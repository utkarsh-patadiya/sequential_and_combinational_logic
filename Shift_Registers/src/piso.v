==> flow/design.v <==
`timescale 1ns / 1ps
module piso #(parameter WIDTH = 8) (
  input  wire              clk,          
  input  wire              rst,          
  input  wire              load,         
  input  wire              shift_en,     
  input  wire  [WIDTH-1:0] parallel_in,  
  output reg               serial_out    
);
  reg [WIDTH-1:0] shift_reg;
  always @(posedge clk or posedge rst) begin
    if (rst) begin
      shift_reg  <= 0;
      serial_out <= 0;
    end 
    else if (load) begin
      shift_reg  <= parallel_in;
    end 
    else if (shift_en) begin
      serial_out <= shift_reg[WIDTH-1];
      shift_reg  <= {shift_reg[WIDTH-2:0], 1'b0};  
    end
  end
endmodule
# Reports on piso
# Tool output for the design above, in the order of the flow.
# Lines are those of the file above, counted from 1.
# Operators carry their Yosys type and port widths (W data, S select, Z words).
# Cell names lack the library's common part.
# The mark - stands for no value.
[design]
top_module = "piso"
clock_port = "clk"
cell_library = "sky130hd"
pvt_corner = "tt_025C_1v80"

# Word-level counts
# Yosys after proc, flatten, opt, wreduce and memory -nomap, before mapping. Memory bits, and registers merged into a memory's read port (data or address), are not among the register bits. Print and check cells are not counted. Equal cells are merged and count once.
[classes]
bitwise = 1
n_mux = 2
reduce_and_logical = 2
[op_table]
columns = ["op", "n"]
rows = [
  ["$mux W8", 2],
  ["$reduce_and A2 Y1", 1],
  ["$reduce_bool A2 Y1", 1],
  ["$not A1 Y1", 1],
]
[word_totals]
wordCells = 7
output_inout_bits = 1
reg_bits = 9
in_bits = 12

# Depth
# Longest topological path by Yosys (ltp), each cell counted once; first at word level (registers and memories cut), then after technology mapping (sequential cells cut; the memories' decode and read muxes count).
[depth]
depth_word = 2
ABC_AREA = 0
ltp_mapped = 3
mapped_depth_nobuf = 2

# Mapped cells and area
# Source: synth_stat.txt of the flow (Yosys; design flattened, memories mapped). It holds for the ABC_AREA given above (unset counts as 0); a run with the other value may have another netlist.
# Totals and module areas in this step are rounded.
[mapped]
flip_flops = 9
n_buf = 2
seq_area_mm2 = 0.00023
yosys_area_mm2 = 0.00042
mapped_cells = 38
[types]
columns = ["cell", "n", "type_area_um2"]
rows = [
  ["dfrtp_1", 9, 225.216],
  ["mux2i_1", 7, 70.067],
  ["o21ai_0", 7, 35.034],
  ["nand2_1", 8, 30.029],
  ["mux2_4", 1, 15.014],
  ["nor2b_4", 1, 13.763],
  ["buf_6", 1, 11.261],
  ["buf_4", 1, 7.507],
  ["nand2b_1", 1, 6.256],
  ["o21ai_1", 1, 5.005],
  ["inv_1", 1, 3.754],
]

# Timing after synthesis
# OpenSTA on the mapped netlist: ideal clock, no wires. The path of least setup slack (recovery checks aside). Input and output delay are each 20% of the period. Register names are those of the netlist, which keeps one name where synthesis merged equal registers.
[synth_timing]
path_kind = "input to register"
start = "input shift_en"
end = "register serial_out"
t_required_ps = 654
setup_time_ps = 125
driving_pins = 3
tclk_ps = 779
t_first_pin_ps = 156
slack_ps = -50
in_delay_ps = 156
path_delay_ps = 673
t_arrival_ps = 704
path_buffers = 1
synth_period_reached_ps = 829
# "path_delay_ps" is the arrival time less input delay plus setup time.
# "driving_pins": output pins that drive a net of the path, with the launching flip-flop's if there is one; two outputs of one cell count as two.
# "synth_period_reached_ps" = period - worst setup slack (recovery checks aside). The figure is calculated, with input and output delays left at 20% of the set period.
# The rows between start and end are the longest chain of elaborated cells between them; the timing report does not say that the signal goes this way. Where chains are equally long, one stands for them.
# Each line given opens the expression or statement behind the cell; cells for indexed reads and writes are added by Yosys, which also makes memories of some case tables.
[synth_via]
path_cell_list = "buf_6 > nor2b_4 > mux2_4"
elab_chain_len = 1
cone_cells = 1
lines_between = 0
classes_between = "1 x reduce/logical"
[synth_rtl]
columns = ["element", "line", "text"]
rows = [
  ["start: declaration", 6, "input  wire              shift_en,"],
  ["$reduce_and A2 Y1", "-", ""],
  ["end: assignment", 14, "serial_out <= 0;"],
  ["end: assignment", 20, "serial_out <= shift_reg[WIDTH-1];"],
  ["end: declaration", 8, "output reg               serial_out"],
]

# Below are 2 stored runs of the flow (Yosys, OpenROAD; platform sky130hd) on piso, each with its settings, unordered. Constraints: input delay and output delay 20% of the set period each, output load 0.01 pF.

[[run]]
name = "stored run 1"
[run.settings]
period_ns = 1.46
CORE_UTILIZATION = 54
PLACE_DENSITY_LB_ADDON = 0.09
CORE_MARGIN = 4
ABC_AREA = 0
CTS_CLUSTER_SIZE = 25
CTS_CLUSTER_DIAMETER = 348
CAP_MARGIN = 20
SLEW_MARGIN = 20
[run.results]
outcome = "unfinished; error PDN-0185 in floorplanning"

[[run]]
name = "stored run 2"
[run.settings]
period_ns = 1.38
CORE_UTILIZATION = 65
SETUP_SLACK_MARGIN = 0.19
PLACE_DENSITY_LB_ADDON = 0.21
HOLD_SLACK_MARGIN = 0.13
CORE_ASPECT_RATIO = 1.8
GPL_ROUTABILITY_DRIVEN = 0
CAP_MARGIN = 35
CORE_MARGIN = 2
SLEW_MARGIN = 20
[run.results]
outcome = "unfinished; error PDN-0185 in floorplanning"
