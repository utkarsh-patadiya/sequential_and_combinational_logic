==> flow/design.v <==
`timescale 1ns / 1ps
module sipo #(parameter WIDTH = 8) (
  input  wire              clk,           
  input  wire              rst,           
  input  wire              shift_en,      
  input  wire              serial_in,     
  output reg  [WIDTH-1:0]  parallel_out,  
  output reg             data_valid     
);
  reg [$clog2(WIDTH):0] count;
  always @(posedge clk or posedge rst) begin
    if (rst) begin
      parallel_out <= {WIDTH{1'b0}};
      count        <= 0;
      data_valid   <= 0;
    end else if (shift_en) begin
      parallel_out <= {parallel_out[WIDTH-2:0], serial_in};
      if (count == WIDTH-1) begin
        data_valid <= 1;    
        count      <= 0;    
      end else begin
        data_valid <= 0;    
        count      <= count + 1;  
      end
    end
  end
endmodule
Tool chain data of sipo. Tool output for the design above, in the order of the flow. Lines are those of the file above, counted from 1. The mark -- stands for no value.

Top module: sipo. Clock: clk. Cell library: sky130hd. Timing corner: tt_025C_1v80.

Word level. Counts by Yosys on the flattened word-level netlist (proc, flatten, opt, wreduce; memories kept). Register bits leave out memories and registers merged into their read ports (data or address); mux counts leave out enables and synchronous resets folded into registers. Print and check cells are left out. Cells with the same type and inputs are merged into one.

Under $add $sub $neg stands 1. For eq/ne operators the number is 1. Under multiplexer cells stands 2.

Operators with widths (count): adder 4 x 1 -> 4 bit with constant B (1); == test 4 x 3 -> 1 bit with constant B (1); two-way mux 4 bit (1); two-way mux 1 bit (1).

For bits in registers the number is 13. Output and inout bits: 9.

Depth. Longest topological path by Yosys (ltp), each cell counted once; first at word level (registers and memories cut), then after technology mapping (sequential cells cut; the memories' decode and read muxes count).

The entry for word-level depth reads 2. The entry for ABC_AREA reads 0. The figure for depth in mapped cells is 3.

Mapped cells and area. Yosys stat after the flow's synthesis: flattened, memories mapped to cells. It holds for the ABC_AREA given above (unset counts as 0); a run with the other value may have another netlist. The area totals of this step are shown rounded.

Cells by type (count): sky130_fd_sc_hd__dfrtp_1 (13); sky130_fd_sc_hd__mux2_4 (10); sky130_fd_sc_hd__ha_1 (1); sky130_fd_sc_hd__nand2b_1 (2); sky130_fd_sc_hd__nand4_2 (1); sky130_fd_sc_hd__buf_6 (1); sky130_fd_sc_hd__mux2_2 (1); sky130_fd_sc_hd__and3b_1 (1); sky130_fd_sc_hd__xnor2_1 (1); sky130_fd_sc_hd__nand2_2 (1); sky130_fd_sc_hd__o21ai_1 (1); sky130_fd_sc_hd__inv_1 (1); sky130_fd_sc_hd__nor2_1 (1).

For cells in the netlist the number is 35. The figure for synthesis area is 572 um^2. Sequential part of the area: 325 um^2. Flip-flop cells: 13.

Timing after synthesis. OpenSTA on the mapped netlist: ideal clock, no wires. The path of least setup slack (recovery checks aside). Input and output delay are each 20% of the period. Register names are those of the netlist, which keeps one name where synthesis merged equal registers.

Path type: reg2reg. Start: register count[0]. End: register data_valid. The entry for clock period reads 1.34 ns. The entry for library setup time reads 0.125 ns. The entry for launch time at the first pin reads 0.000 ns. Arrival: 1.050 ns. Required time: 1.215 ns. Under slack stands 0.166 ns. The entry for path delay reads 1.175 ns. Driving pins on the path: 4. The entry for buffers on the path reads 0. The entry for period reached after synthesis reads 1.174 ns.

"path delay" is the arrival time less input delay plus setup time. "driving pins on the path": output pins that drive a net of the path, with the launching flip-flop's if there is one; two outputs of one cell count as two. "period reached after synthesis" is the clock period less the worst setup slack; recovery checks do not enter. This is arithmetic on one report: input and output delays are still those of the set period (20% each). Between the ends stands the longest chain of elaborated cells between them, by number of cells; it is not shown to be the way that was timed. Of several equally long chains one is given. A line is the first line of the expression or statement that the cell stems from. Yosys adds cells for indexed reads and writes and turns some case tables into memories. At most two assigning lines are given for a register; there are more.

Path through: sky130_fd_sc_hd__dfrtp_1 > sky130_fd_sc_hd__ha_1 > sky130_fd_sc_hd__and3b_1 > sky130_fd_sc_hd__mux2_2. The figure for length of the longest elaborated chain is 2. The figure for elaborated cells between the ends (all ways) is 2. The entry for RTL lines with such cells reads 1. Classes of those cells: eq/ne (1); mux (1).

Ends and longest elaborated chain, after synthesis: start, declared (RTL line 10) `reg [$clog2(WIDTH):0] count;`; start, assigned (RTL line 14) `count        <= 0;`; start, assigned (RTL line 23) `count      <= count + 1;`; == test 4 x 3 -> 1 bit (RTL line 18) `if (count == WIDTH-1) begin`; two-way mux 1 bit (RTL line 18); end, assigned (RTL line 15) `data_valid   <= 0;`; end, assigned (RTL line 19) `data_valid <= 1;`; end, declared (RTL line 8) `output reg             data_valid`.

Timing after layout. Path of least setup slack in the final report of run 1 (OpenROAD, finished layout, wires in). Where an end is a register, its clock arrival counts in the times.

Path type: reg2out. Start: register parallel_out[2]. End: output port parallel_out[2]. The entry for clock period reads 2.29 ns. For external output delay the number is 0.46 ns. The entry for launch time at the first pin reads 0.28 ns. Arrival: 1.22 ns. Required time: 1.83 ns. Under slack stands 0.61 ns. Driving pins on the path: 2. The entry for buffers on the path reads 1.

Path through: sky130_fd_sc_hd__dfrtp_1 > sky130_fd_sc_hd__clkdlybuf4s50_1. The figure for length of the longest elaborated chain is 0. The figure for elaborated cells between the ends (all ways) is 0. The entry for RTL lines with such cells reads 0.

Ends and longest elaborated chain, post-layout: start, declared (RTL line 7) `output reg  [WIDTH-1:0]  parallel_out,`; start, assigned (RTL line 13) `parallel_out <= {WIDTH{1'b0}};`; start, assigned (RTL line 17) `parallel_out <= {parallel_out[WIDTH-2:0], serial_in};`; end, declared (RTL line 7).

## Implementation results

Measured results for sipo: 2 stored runs of the Yosys and OpenROAD flow on sky130hd. The settings differ; the order carries no meaning. The constraints put input and output delay at 20% of the set period each and load the outputs with 0.01 pF. "period reached" means the clock period less the worst setup slack. The figure is calculated, with input and output delays left at 20% of the set period. "allowed time less slack (worst setup path)": the worst setup path's part of the clock period (all of it between registers, 20% less for each end at a port) less its slack. A launch clock that arrives late makes it longer, a capture clock that arrives late makes it shorter. "power" rests on the timing tool's default activity at the inputs, not on a simulated workload. Results are given in rounded form.

Run 1 has these settings: period_ns 2.29; CORE_UTILIZATION 51; SETUP_SLACK_MARGIN 0.26; PLACE_DENSITY 0.49; CORE_MARGIN 4; CELL_PAD_IN_SITES_DETAIL_PLACEMENT 0; TNS_END_PERCENT 25; ABC_AREA 0; CTS_CLUSTER_SIZE 40; CAP_MARGIN 40; SLEW_MARGIN 20. The post-layout utilization stands at 73.7%. The measured total negative slack on setup checks is 0.000 ns. The measured period reached is 1.679 ns. The standard-cell area after layout is 731 um^2. The synthesis area comes to 572 um^2. The measured power is 0.792 mW. The worst slack on setup checks stands at 0.611 ns. The die size comes to 1720 um^2. For the allowed time less slack (worst setup path) the run shows 1.22 ns. Kind of the worst setup path: reg2out.

Run 2 has these settings: period_ns 1.93; CORE_UTILIZATION 30; SETUP_SLACK_MARGIN 0.31; PLACE_DENSITY_LB_ADDON 0.24; HOLD_SLACK_MARGIN 0.2; CORE_ASPECT_RATIO 0.57; CELL_PAD_IN_SITES_GLOBAL_PLACEMENT 3; GPL_TIMING_DRIVEN 0; GPL_ROUTABILITY_DRIVEN 0; CTS_CLUSTER_SIZE 33; CAP_MARGIN 35; CORE_MARGIN 2; SLEW_MARGIN 20. The measured period reached is 1.565 ns. The standard-cell area after layout is 776 um^2. The synthesis area comes to 572 um^2. The post-layout utilization stands at 45.1%. The die size comes to 2290 um^2. For the allowed time less slack (worst setup path) the run shows 1.18 ns. Kind of the worst setup path: reg2out. The measured total negative slack on setup checks is 0.000 ns. The measured power is 0.942 mW. The worst slack on setup checks stands at 0.365 ns.
